==> flow/design.v <==
`timescale 1ns / 1ps
module fir_coefdata_ctrl(
    input           module_clk ,
    input           sys_rstn   ,
    input [7:0]     target_fs  ,
    input [7:0]     convert_fs ,
    output [10:0]   rom_addra  ,
    output [17:0]   coef_tab   ,
    output          rom_en     ,
    output          rom_clk    ,
    output          rom_en_2clk
    );
    localparam [5:0]coef_num = 61;
    reg [5:0]coef_addr;
    reg lock = 1;
    reg lock1 = 1;
    reg rom_en_reg = 0;
    reg rom_en_2clk_reg0 = 0;
    reg rom_en_2clk_reg1 = 0;
    wire [5:0]multiple;
    assign coef_tab[0] = (!sys_rstn) ? 1'd0 : (((target_fs == 8'd12 && convert_fs == 8'd24) || (convert_fs == 8'd12 && target_fs == 8'd24)) ? 1'd1 : 1'd0);
    assign coef_tab[1] = (!sys_rstn) ? 1'd0 : (((target_fs == 8'd12 && convert_fs == 8'd48) || (convert_fs == 8'd12 && target_fs == 8'd48)) ? 1'd1 : 1'd0);
    assign coef_tab[3] = (!sys_rstn) ? 1'd0 : (((target_fs == 8'd12 && convert_fs == 8'd96) || (convert_fs == 8'd12 && target_fs == 8'd96)) ? 1'd1 : 1'd0);
    assign coef_tab[2] = (!sys_rstn) ? 1'd0 : (((target_fs == 8'd24 && convert_fs == 8'd48) || (convert_fs == 8'd24 && target_fs == 8'd48)) ? 1'd1 : 1'd0);
    assign coef_tab[4] = (!sys_rstn) ? 1'd0 : (((target_fs == 8'd48 && convert_fs == 8'd96) || (convert_fs == 8'd48 && target_fs == 8'd96)) ? 1'd1 : 1'd0);
    assign coef_tab[5] = (!sys_rstn) ? 1'd0 : (((target_fs == 8'd24 && convert_fs == 8'd96) || (convert_fs == 8'd24 && target_fs == 8'd96)) ? 1'd1 : 1'd0);
    assign coef_tab[6]  = (!sys_rstn) ? 1'd0 : (((target_fs == 8'd8  && convert_fs == 8'd16) || (convert_fs == 8'd8  && target_fs == 8'd16)) ? 1'd1 : 1'd0);
    assign coef_tab[7]  = (!sys_rstn) ? 1'd0 : (((target_fs == 8'd8  && convert_fs == 8'd32) || (convert_fs == 8'd8  && target_fs == 8'd32)) ? 1'd1 : 1'd0);
    assign coef_tab[8]  = (!sys_rstn) ? 1'd0 : (((target_fs == 8'd8  && convert_fs == 8'd64) || (convert_fs == 8'd8  && target_fs == 8'd64)) ? 1'd1 : 1'd0);
    assign coef_tab[9]  = (!sys_rstn) ? 1'd0 : (((target_fs == 8'd16 && convert_fs == 8'd32) || (convert_fs == 8'd16 && target_fs == 8'd32)) ? 1'd1 : 1'd0);
    assign coef_tab[10] = (!sys_rstn) ? 1'd0 : (((target_fs == 8'd16 && convert_fs == 8'd64) || (convert_fs == 8'd16 && target_fs == 8'd64)) ? 1'd1 : 1'd0);
    assign coef_tab[11] = (!sys_rstn) ? 1'd0 : (((target_fs == 8'd32 && convert_fs == 8'd64) || (convert_fs == 8'd32 && target_fs == 8'd64)) ? 1'd1 : 1'd0);
    assign coef_tab[12] = (!sys_rstn) ? 1'd0 : (((target_fs == 8'd11 && convert_fs == 8'd22) || (convert_fs == 8'd11 && target_fs == 8'd22)) ? 1'd1 : 1'd0);
    assign coef_tab[13] = (!sys_rstn) ? 1'd0 : (((target_fs == 8'd11 && convert_fs == 8'd44) || (convert_fs == 8'd11 && target_fs == 8'd44)) ? 1'd1 : 1'd0);
    assign coef_tab[14] = (!sys_rstn) ? 1'd0 : (((target_fs == 8'd11 && convert_fs == 8'd88) || (convert_fs == 8'd11 && target_fs == 8'd88)) ? 1'd1 : 1'd0);
    assign coef_tab[15] = (!sys_rstn) ? 1'd0 : (((target_fs == 8'd22 && convert_fs == 8'd44) || (convert_fs == 8'd22 && target_fs == 8'd44)) ? 1'd1 : 1'd0);
    assign coef_tab[16] = (!sys_rstn) ? 1'd0 : (((target_fs == 8'd22 && convert_fs == 8'd88) || (convert_fs == 8'd22 && target_fs == 8'd88)) ? 1'd1 : 1'd0);
    assign coef_tab[17] = (!sys_rstn) ? 1'd0 : (((target_fs == 8'd44 && convert_fs == 8'd88) || (convert_fs == 8'd44 && target_fs == 8'd88)) ? 1'd1 : 1'd0);
    assign multiple =  coef_tab[0] ?  5'd0  : (coef_tab[1]  ?  5'd1  : (coef_tab[2] ?  5'd2  : 
                      (coef_tab[3] ?  5'd3  : (coef_tab[4]  ?  5'd4  : (coef_tab[5] ?  5'd5  : 
                      (coef_tab[6] ?  5'd6  : (coef_tab[7]  ?  5'd7  : (coef_tab[8] ?  5'd8  :
                      (coef_tab[9] ?  5'd9  : (coef_tab[10] ?  5'd10 : (coef_tab[11] ? 5'd11 : 
                      (coef_tab[12] ? 5'd12 : (coef_tab[13]  ? 5'd13 : (coef_tab[14] ? 5'd14 : 
                      (coef_tab[15] ? 5'd15 : (coef_tab[16]  ? 5'd16 : (coef_tab[17] ? 5'd17 : 5'hf)))))))))))))))));
    assign rom_clk = rom_en ? module_clk : 1'd0;
    assign rom_addra = rom_en ? ((coef_addr - 1) + coef_num *multiple) : 9'd0;
    assign rom_en = rom_en_reg;
    assign rom_en_2clk = rom_en_2clk_reg1 & !lock;
    always @(posedge module_clk or negedge sys_rstn) begin
        if(!sys_rstn)begin
            coef_addr <= 6'd0;
            lock <= 1'd1;
            lock1 <= 1'd1;
        end
        else if((coef_tab != 17'd0) && lock1)begin
            if(coef_addr < 6'd63)begin
                coef_addr <= coef_addr + 1'd1;
                lock <= 1'd0;
                lock1 <= 1'd1;
            end
            else begin
                coef_addr <= 6'd0;
                lock <= 1'd1;
                lock1 <= 1'd0;
            end
        end
        else
            coef_addr <= 6'd0;
    end
    always @(*) begin
        if(!sys_rstn)
            rom_en_reg = 1'd0;
        else if((coef_tab != 17'd0) && !lock)
            rom_en_reg = 1'd1;
        else
            rom_en_reg = 1'd0;
    end
    always @(posedge module_clk or negedge sys_rstn) begin
        if(!sys_rstn)begin
            rom_en_2clk_reg0 <= 1'd0;
            rom_en_2clk_reg1 <= 1'd0;
        end
        else if(!lock)begin
            rom_en_2clk_reg0 <= rom_en;
            rom_en_2clk_reg1 <= rom_en_2clk_reg0;
        end
        else begin
            rom_en_2clk_reg0 <= 1'd0;
            rom_en_2clk_reg1 <= 1'd0;
        end        
    end
endmodule
== Reports on fir_coefdata_ctrl ==
The steps from the RTL of fir_coefdata_ctrl to its reports follow in flow order.
Line numbers count from 1 in the design file above.
Cell names lack the library's common part.
Not given: n/a

* Design top: fir_coefdata_ctrl
* Clock: module_clk
* Cell library: sky130hd
* Timing corner: tt_025C_1v80

== Word level ==
Yosys after proc, flatten, opt, wreduce and memory -nomap, before mapping. Enables and synchronous resets that opt folds into registers are not counted as muxes. Memory bits, and registers merged into a memory's read port (data or address), are not among the register bits. Print and check cells are not counted. Equal cells are merged and count once.

* Reductions and logical operators: 58
* $lt $le $gt $ge: 1
* Bitwise operators: 1
* Multipliers: 1
* Eq/ne operators: 24
* $add $sub $neg: 3
* Mux-type cells: 64

{| class="wikitable"
|+ Operators by type and width
! cell !! count
|-
| two-way mux 5 bit || 18
|-
| multiplier 6 x 5 -> 11 bit (first input constant) || 1
|-
| == test 8 x 4 -> 1 bit (second input constant) || 6
|-
| == test 8 x 5 -> 1 bit (second input constant) || 6
|-
| == test 8 x 6 -> 1 bit (second input constant) || 6
|-
| == test 8 x 7 -> 1 bit (second input constant) || 6
|-
| two-way mux 1 bit || 43
|-
| logical AND 1 bit || 38
|-
| logical OR 1 bit || 18
|-
| nonzero test 18 bit || 1
|-
| two-way mux 6 bit || 2
|-
| adder 7 x 11 -> 11 bit || 1
|-
| two-way mux 11 bit || 1
|-
| subtractor 6 x 1 -> 7 bit (second input constant) || 1
|-
| adder 6 x 1 -> 6 bit (second input constant) || 1
|-
| less-than comparator 6 bit (second input constant) || 1
|-
| bitwise AND 1 bit || 1
|-
| logical NOT 1 bit || 1
|}

* Register bits after elaboration: 10

== Longest topological paths ==
Yosys ltp: most cells in a row. Word level: on the elaborated netlist, between registers, memories and ports. Mapped: between sequential cells and ports; inverters and the memories' decode and read muxes count.

* Word-level depth: 26
* ABC_AREA: 1
* Depth in mapped cells: 24
* Gate-level depth less buffers: 24

== After synthesis ==
The flow's flattened synthesis, as Yosys stat reports it; memories are mapped. The netlist is that of the ABC_AREA named above (0 if unset); the other value can give another one.

* Area of sequential cells: 252.7 µm²
* Standard cells after synthesis: 392
* Flip-flop cells: 10
* Synthesis area: 2553.7 µm²

{| class="wikitable"
|+ Cell types
! cell !! count
|-
| nand2_1 || 109
|-
| ha_1 || 25
|-
| fa_1 || 13
|-
| inv_1 || 64
|-
| dfrtp_1 || 8
|-
| nor2_4 || 16
|-
| nor2_1 || 46
|-
| nor2_2 || 14
|-
| xor2_1 || 10
|-
| a21oi_1 || 14
|-
| nand2_2 || 11
|-
| nand3_1 || 12
|-
| nand2_4 || 5
|-
| dfstp_2 || 2
|-
| nor3_1 || 10
|-
| xnor2_1 || 4
|-
| inv_2 || 8
|-
| nor3_2 || 3
|}

Other cell types: 13; their cells: 18.

--- measured runs ---
Design fir_coefdata_ctrl on sky130hd. What follows are 2 stored runs of the flow, each under its own settings; their order means nothing. The constraints put input and output delay at 20% of the set period each and load the outputs with 0.01 pF.
"clock period reached": clock period set for the run, less the worst setup slack. It is reckoned from that one timing run; input and output delays stay at 20% of the period that was set.
By "critical setup path time" is meant the share of the clock period that the worst setup path is allowed (20% is reserved at inputs, 20% at outputs), minus its slack. Clock arrival times at its registers enter into it.
"total design power": no workload was simulated; the value follows from the tool's default switching activity.

=== Flow run 1 ===
{| class="wikitable"
! Setting !! Value
|-
| period_ns || 7.32
|-
| CORE_UTILIZATION || 68
|-
| PLACE_DENSITY || 0.79
|-
| CORE_MARGIN || 8
|-
| ABC_AREA || 1
|-
| GPL_TIMING_DRIVEN || 0
|-
| GPL_ROUTABILITY_DRIVEN || 0
|-
| SLEW_MARGIN || 20
|-
| MAX_ROUTING_LAYER || met5
|-
| CAP_MARGIN || 20
|-
! Result !! Value
|-
| Total design power || 0.1692 mW
|-
| Critical setup path time || 4.84 ns
|-
| Kind of the worst setup path || input to output
|-
| Clock period reached || 7.763 ns
|-
| Utilization after routing || 97.0%
|-
| Std-cell area (final layout) || 3523.4 µm²
|-
| Worst hold slack || 0.552 ns
|-
| Final setup TNS || -1.871 ns
|-
| Area of the die || 5972.2 µm²
|-
| Worst setup slack after layout || -0.443 ns
|-
| Synthesis area || 2553.7 µm²
|}

=== Flow run 2 ===
{| class="wikitable"
! Setting !! Value
|-
| period_ns || 8.48
|-
| CAP_MARGIN || 20
|-
| CORE_MARGIN || 2
|-
| CORE_UTILIZATION || 40
|-
| SLEW_MARGIN || 20
|-
! Result !! Value
|-
| Area of the die || 6121.5 µm²
|-
| Synthesis area || 2204.6 µm²
|-
| Clock period reached || 8.207 ns
|-
| Total design power || 0.1716 mW
|-
| Utilization after routing || 68.8%
|-
| Final setup TNS || 0.000 ns
|-
| Std-cell area (final layout) || 3718.6 µm²
|-
| Worst hold slack || 0.478 ns
|-
| Worst setup slack after layout || 0.273 ns
|-
| Critical setup path time || 4.81 ns
|-
| Kind of the worst setup path || input to output
|}
--- end ---
